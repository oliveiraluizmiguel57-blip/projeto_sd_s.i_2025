==> flow/design.v <==
module safecrack_fsm (
    input  logic       clk,
    input  logic       rstn,
    input  logic [2:0] btn,       
    output logic [7:0] leds_verde, 
    output logic       led_vermelho 
);
    typedef enum logic [4:0] {
        S0      = 5'b00001,   
        S1      = 5'b00010,   
        S2      = 5'b00100,   
        SUCESSO = 5'b01000,   
        ERRO    = 5'b10000    
    } state_t;
    state_t state, next_state;
    logic [2:0] btn_prev, btn_edge, btn_pos;
    logic       any_btn_edge;
    localparam int TIME_3S = 150_000_000;  
    localparam int TIME_5S = 250_000_000;  
    logic [$clog2(TIME_5S)-1:0] delay_cnt, next_delay_cnt;
     always_comb begin
        btn_pos	= ~btn;  
        btn_edge = btn_pos & ~btn_prev;  
        any_btn_edge = (|btn_edge);  
     end 
    always_ff @(posedge clk or negedge rstn) begin
        if (~rstn) begin
            btn_prev  <= 3'b000;
            delay_cnt <= 0;
            state     <= S0;
        end
        else begin
            btn_prev  <= btn_pos;
            delay_cnt <= next_delay_cnt;
            state     <= next_state;
        end
    end
    always_comb begin
        next_state     = state;
        next_delay_cnt = delay_cnt;
        case (state)
            S0: begin 
                if (btn_edge == 3'b001)      next_state = S1;     
                else if (any_btn_edge) begin   
                    next_state = ERRO;        
                    next_delay_cnt = TIME_3S;  
                end
            end
            S1: begin 
                if (btn_edge == 3'b010)      next_state = S2;    
                else if (any_btn_edge) begin  
                    next_state = ERRO;
                    next_delay_cnt = TIME_3S;
                end
            end
            S2: begin 
                if (btn_edge == 3'b100) begin    
                    next_state = SUCESSO;      
                    next_delay_cnt = TIME_5S;  
                end
                else if (any_btn_edge) begin
                    next_state = ERRO;
                    next_delay_cnt = TIME_3S;
                end
            end
            SUCESSO: begin
                if (delay_cnt > 0) next_delay_cnt = delay_cnt - 1;
                else               next_state = S0; 
            end
            ERRO: begin
                if (delay_cnt > 0) next_delay_cnt = delay_cnt - 1;
                else               next_state = S0;
            end
            default: next_state = S0;
        endcase
    end
    always_comb begin
        leds_verde   = 8'b00000000;
        led_vermelho = 1'b0;
        case (state)
            S0:      leds_verde = 8'b00000001;  
            S1:      leds_verde = 8'b00000011;  
            S2:      leds_verde = 8'b00000111;  
            SUCESSO: leds_verde = 8'b11111111;  
            ERRO:    led_vermelho = 1'b1;  
        endcase
    end
endmodule
## Tool chain data of safecrack_fsm

The steps from the RTL of safecrack_fsm to its reports follow in flow order.
Line numbers count from 1 in the design file above.
Library cell names are shortened.
A cell with - has no value.

| set-up | value |
|---|---|
| design top | safecrack_fsm |
| clock input | clk |
| cell library | sky130hd |
| timing corner | tt_025C_1v80 |

## Word level

Counts by Yosys on the flattened word-level netlist (proc, flatten, opt, wreduce; memories kept). Register bits leave out memories and registers merged into their read ports (data or address). Print and check cells are left out. Cells with the same type and inputs are merged into one.

| storage and ports | value |
|---|---|
| input port bits | 5 |
| output and inout bits | 9 |
| bits in registers | 36 |
| elaborated cells | 38 |

| cells by class | value |
|---|---|
| eq/ne operators | 12 |
| $add $sub $neg | 1 |
| order comparisons | 1 |
| muxes and demuxes | 14 |
| reductions and logical operators | 4 |
| bitwise gates (word level) | 3 |

Operator list:

| kind | number |
|---|---|
| two-way mux 28 bit | 5 |
| case mux 28 bit (select 4 bit) | 1 |
| case mux 8 bit (select 4 bit) | 1 |
| subtractor 28 x 1 -> 28 bit with constant B | 1 |
| greater-than comparator 28 x 1 -> 1 bit with constant B | 1 |
| two-way mux 5 bit | 5 |
| case mux 5 bit (select 4 bit) | 1 |
| != test 2 bit with constant B | 3 |
| inverter 3 bit | 2 |
| == test 5 x 1 -> 1 bit with constant B | 1 |
| == test 5 x 2 -> 1 bit with constant B | 1 |
| == test 5 x 3 -> 1 bit with constant B | 1 |
| == test 5 x 4 -> 1 bit with constant B | 1 |
| == test 5 bit with constant B | 1 |
| nonzero test 5 bit | 1 |
| AND reduction 4 bit | 1 |
| == test 3 x 1 -> 1 bit with constant B | 1 |
| == test 3 x 2 -> 1 bit with constant B | 1 |
| == test 3 bit with constant B | 1 |
| bitwise AND 3 bit | 1 |
| OR reduction 3 bit | 1 |
| != test 2 x 1 -> 1 bit with constant B | 1 |
| OR reduction 2 bit | 1 |
| two-way mux 1 bit | 1 |

## Depth

Depth = most cells in a row (Yosys ltp): at word level without a register or memory, in the mapped netlist without a sequential cell, where the memories' decode and read muxes count.

| logic depth | value |
|---|---|
| depth after elaboration | 6 |
| ABC_AREA | 0 |
| mapped depth | 8 |
| gate-level depth less buffers | 7 |

## Mapped cells and area

The flow's flattened synthesis, as Yosys stat reports it; memories are mapped. The netlist is that of the ABC_AREA named above (0 if unset); the other value can give another one.

Cell types:

| cell | number | total area (um^2) |
|---|---|---|
| dfrtp_1 | 35 | 875.84 |
| a31oi_1 | 14 | 87.584 |
| nor2_1 | 22 | 82.579 |
| a21oi_1 | 16 | 80.077 |
| nand2_1 | 20 | 75.072 |
| nor4_1 | 12 | 75.072 |
| nor3_1 | 12 | 60.058 |
| a211oi_1 | 6 | 45.043 |
| o21ai_1 | 9 | 45.043 |
| or4_4 | 4 | 45.043 |
| nand3_1 | 8 | 40.038 |
| inv_1 | 10 | 37.536 |
| or4_1 | 5 | 37.536 |
| and4_1 | 4 | 35.034 |
| o21ai_0 | 7 | 35.034 |
| buf_4 | 4 | 30.029 |
| a41oi_1 | 3 | 26.275 |
| clkbuf_1 | 7 | 26.275 |

Other cell types: 37; their cells: 67.

| mapped netlist | value |
|---|---|
| mapped cells | 265 |
| buffers | 17 |
| area of sequential cells | 902.1 um^2 |
| flip-flops | 36 |
| chip area (Yosys) | 2290.9 um^2 |

## Worst setup path after synthesis

OpenSTA on the mapped netlist: ideal clock, no wires. The path of least setup slack (recovery checks aside). Input and output delay are each 20% of the period. Register names are those of the netlist, which keeps one name where synthesis merged equal registers.

| path after synthesis | value |
|---|---|
| kind | input -> register |
| start | input btn[0] |
| end | register delay_cnt[2] |
| arrival | 2.231 ns |
| clock period | 3.85 ns |
| data required time | 3.724 ns |
| time at the first pin | 0.770 ns |
| delay of the path | 1.587 ns |
| input delay | 0.770 ns |
| library setup time | 0.126 ns |
| path buffers | 1 |
| slack | 1.493 ns |
| driving pins on the path | 6 |
| period reached after synthesis | 2.357 ns |

"delay of the path" = arrival - input delay + setup time.
"driving pins on the path": output pins that drive a net of the path, with the launching flip-flop's if there is one; two outputs of one cell count as two.
"period reached after synthesis" = period - worst setup slack (recovery checks aside). The figure is calculated, with input and output delays left at 20% of the set period.
The rows between start and end are the longest chain of elaborated cells between them; the timing report does not say that the signal goes this way. Where chains are equally long, one stands for them.
Each line given opens the expression or statement behind the cell; cells for indexed reads and writes are added by Yosys, which also makes memories of some case tables.

| on the way, after synthesis | value |
|---|---|
| cell sequence | or2_2 > o32ai_1 > nor2_1 > clkbuf_1 > a31oi_1 > a21oi_1 |
| cells in the longest elaborated chain | 6 |
| elaborated cells between the ends (all ways) | 14 |
| those cells by class | eq/ne (5); mux (5); logic (2); reduce/logical (2) |

RTL lines, path after synthesis:

| what | RTL line | source |
|---|---|---|
| start, declared | 4 | `input  logic [2:0] btn,` |
| inverter 3 bit | 22 | `btn_pos = ~btn;` |
| bitwise AND 3 bit | 23 | `btn_edge = btn_pos & ~btn_prev;` |
| OR reduction 3 bit | 24 | `any_btn_edge = (\|btn_edge);` |
| two-way mux 28 bit | 61 | `else if (any_btn_edge) begin` |
| two-way mux 28 bit | 57 | `if (btn_edge == 3'b100) begin` |
| case mux 28 bit (select 4 bit) | 41 | `case (state)` |
| end, assigned | 29 | `delay_cnt <= 0;` |
| end, assigned | 34 | `delay_cnt <= next_delay_cnt;` |
| end, declared | 20 | `logic [$clog2(TIME_5S)-1:0] delay_cnt, next_delay_cnt;` |

## Worst path after layout

Path of least setup slack in the final report of flow run A (OpenROAD, finished layout, wires in). Where an end is a register, its clock arrival counts in the times.

| path post-layout | value |
|---|---|
| kind | register -> register |
| start | register delay_cnt[21] |
| end | register delay_cnt[9] |
| clock period | 2.9 ns |
| library setup time | 0.11 ns |
| time at the first pin | 0.29 ns |
| data required time | 3.08 ns |
| driving pins on the path | 7 |
| arrival | 2.67 ns |
| path buffers | 1 |
| slack | 0.41 ns |

The rows between start and end are the longest chain of elaborated cells between them; the timing report does not say that the signal goes this way. Where chains are equally long, one stands for them.

| on the way, post-layout | value |
|---|---|
| cell sequence | dfrtp_1 > or3_4 > or3_1 > buf_4 > nor4_2 > a211oi_1 > a211o_1 |
| cells in the longest elaborated chain | 3 |
| elaborated cells between the ends (all ways) | 5 |
| those cells by class | compare (1); eq/ne (1); mux (2); reduce/logical (1) |

RTL lines, path post-layout:

| what | RTL line | source |
|---|---|---|
| start, declared | 20 | `logic [$clog2(TIME_5S)-1:0] delay_cnt, next_delay_cnt;` |
| start, assigned | 29 | `delay_cnt <= 0;` |
| start, assigned | 34 | `delay_cnt <= next_delay_cnt;` |
| greater-than comparator 28 x 1 -> 1 bit | 67 | `if (delay_cnt > 0) next_delay_cnt = delay_cnt - 1;` |
| two-way mux 28 bit | 67 |  |
| case mux 28 bit (select 4 bit) | 41 | `case (state)` |
| end, assigned | 29 |  |
| end, assigned | 34 |  |
| end, declared | 20 |  |

Below are 2 stored runs of the flow (Yosys, OpenROAD; platform sky130hd) on safecrack_fsm, each with its settings and what was measured, unordered. Constraints: input delay and output delay 20% of the set period each, output load 0.01 pF.
"allowed time less slack (worst setup path)" is the time allowed to the run's worst setup path (the clock period less input and output delay, where it has them) less its slack. Clock arrival times count: a late capture clock shortens it, a late launch clock lengthens it.
By "power" is meant OpenSTA's value without simulated activity: inputs other than the clock are taken to toggle once in ten clock periods, and the tool carries that through the logic.
Among the settings, . means not set for that run.

| run name | period_ns | SETUP_SLACK_MARGIN | CAP_MARGIN | CORE_MARGIN | CORE_UTILIZATION | SLEW_MARGIN | PLACE_DENSITY_LB_ADDON | CORE_ASPECT_RATIO | ABC_AREA | GPL_ROUTABILITY_DRIVEN | CTS_CLUSTER_SIZE | chip area in the Yosys report (um^2) | setup TNS (ns) | standard-cell area after layout (um^2) | worst slack on setup checks (ns) | allowed time less slack (worst setup path) (ns) | type of the worst setup path | die outline area (um^2) | power (mW) | final utilization |
|---|---|---|---|---|---|---|---|---|---|---|---|---|---|---|---|---|---|---|---|---|
| flow run A | 2.9 | 0.39 | 20 | 2 | 40 | 20 | . | . | . | . | . | 2290.9 | 0.000 | 2707.6 | 0.413 | 2.49 | register -> register | 6348.9 | 1.712 | 0.492 |
| flow run B | 3.96 | . | 5 | 10 | 28 | 5 | 0.01 | 0.64 | 0 | 0 | 98 | 2290.9 | 0.000 | 2648.8 | 1.063 | 2.90 | register -> register | 12290.5 | 1.275 | 0.332 |
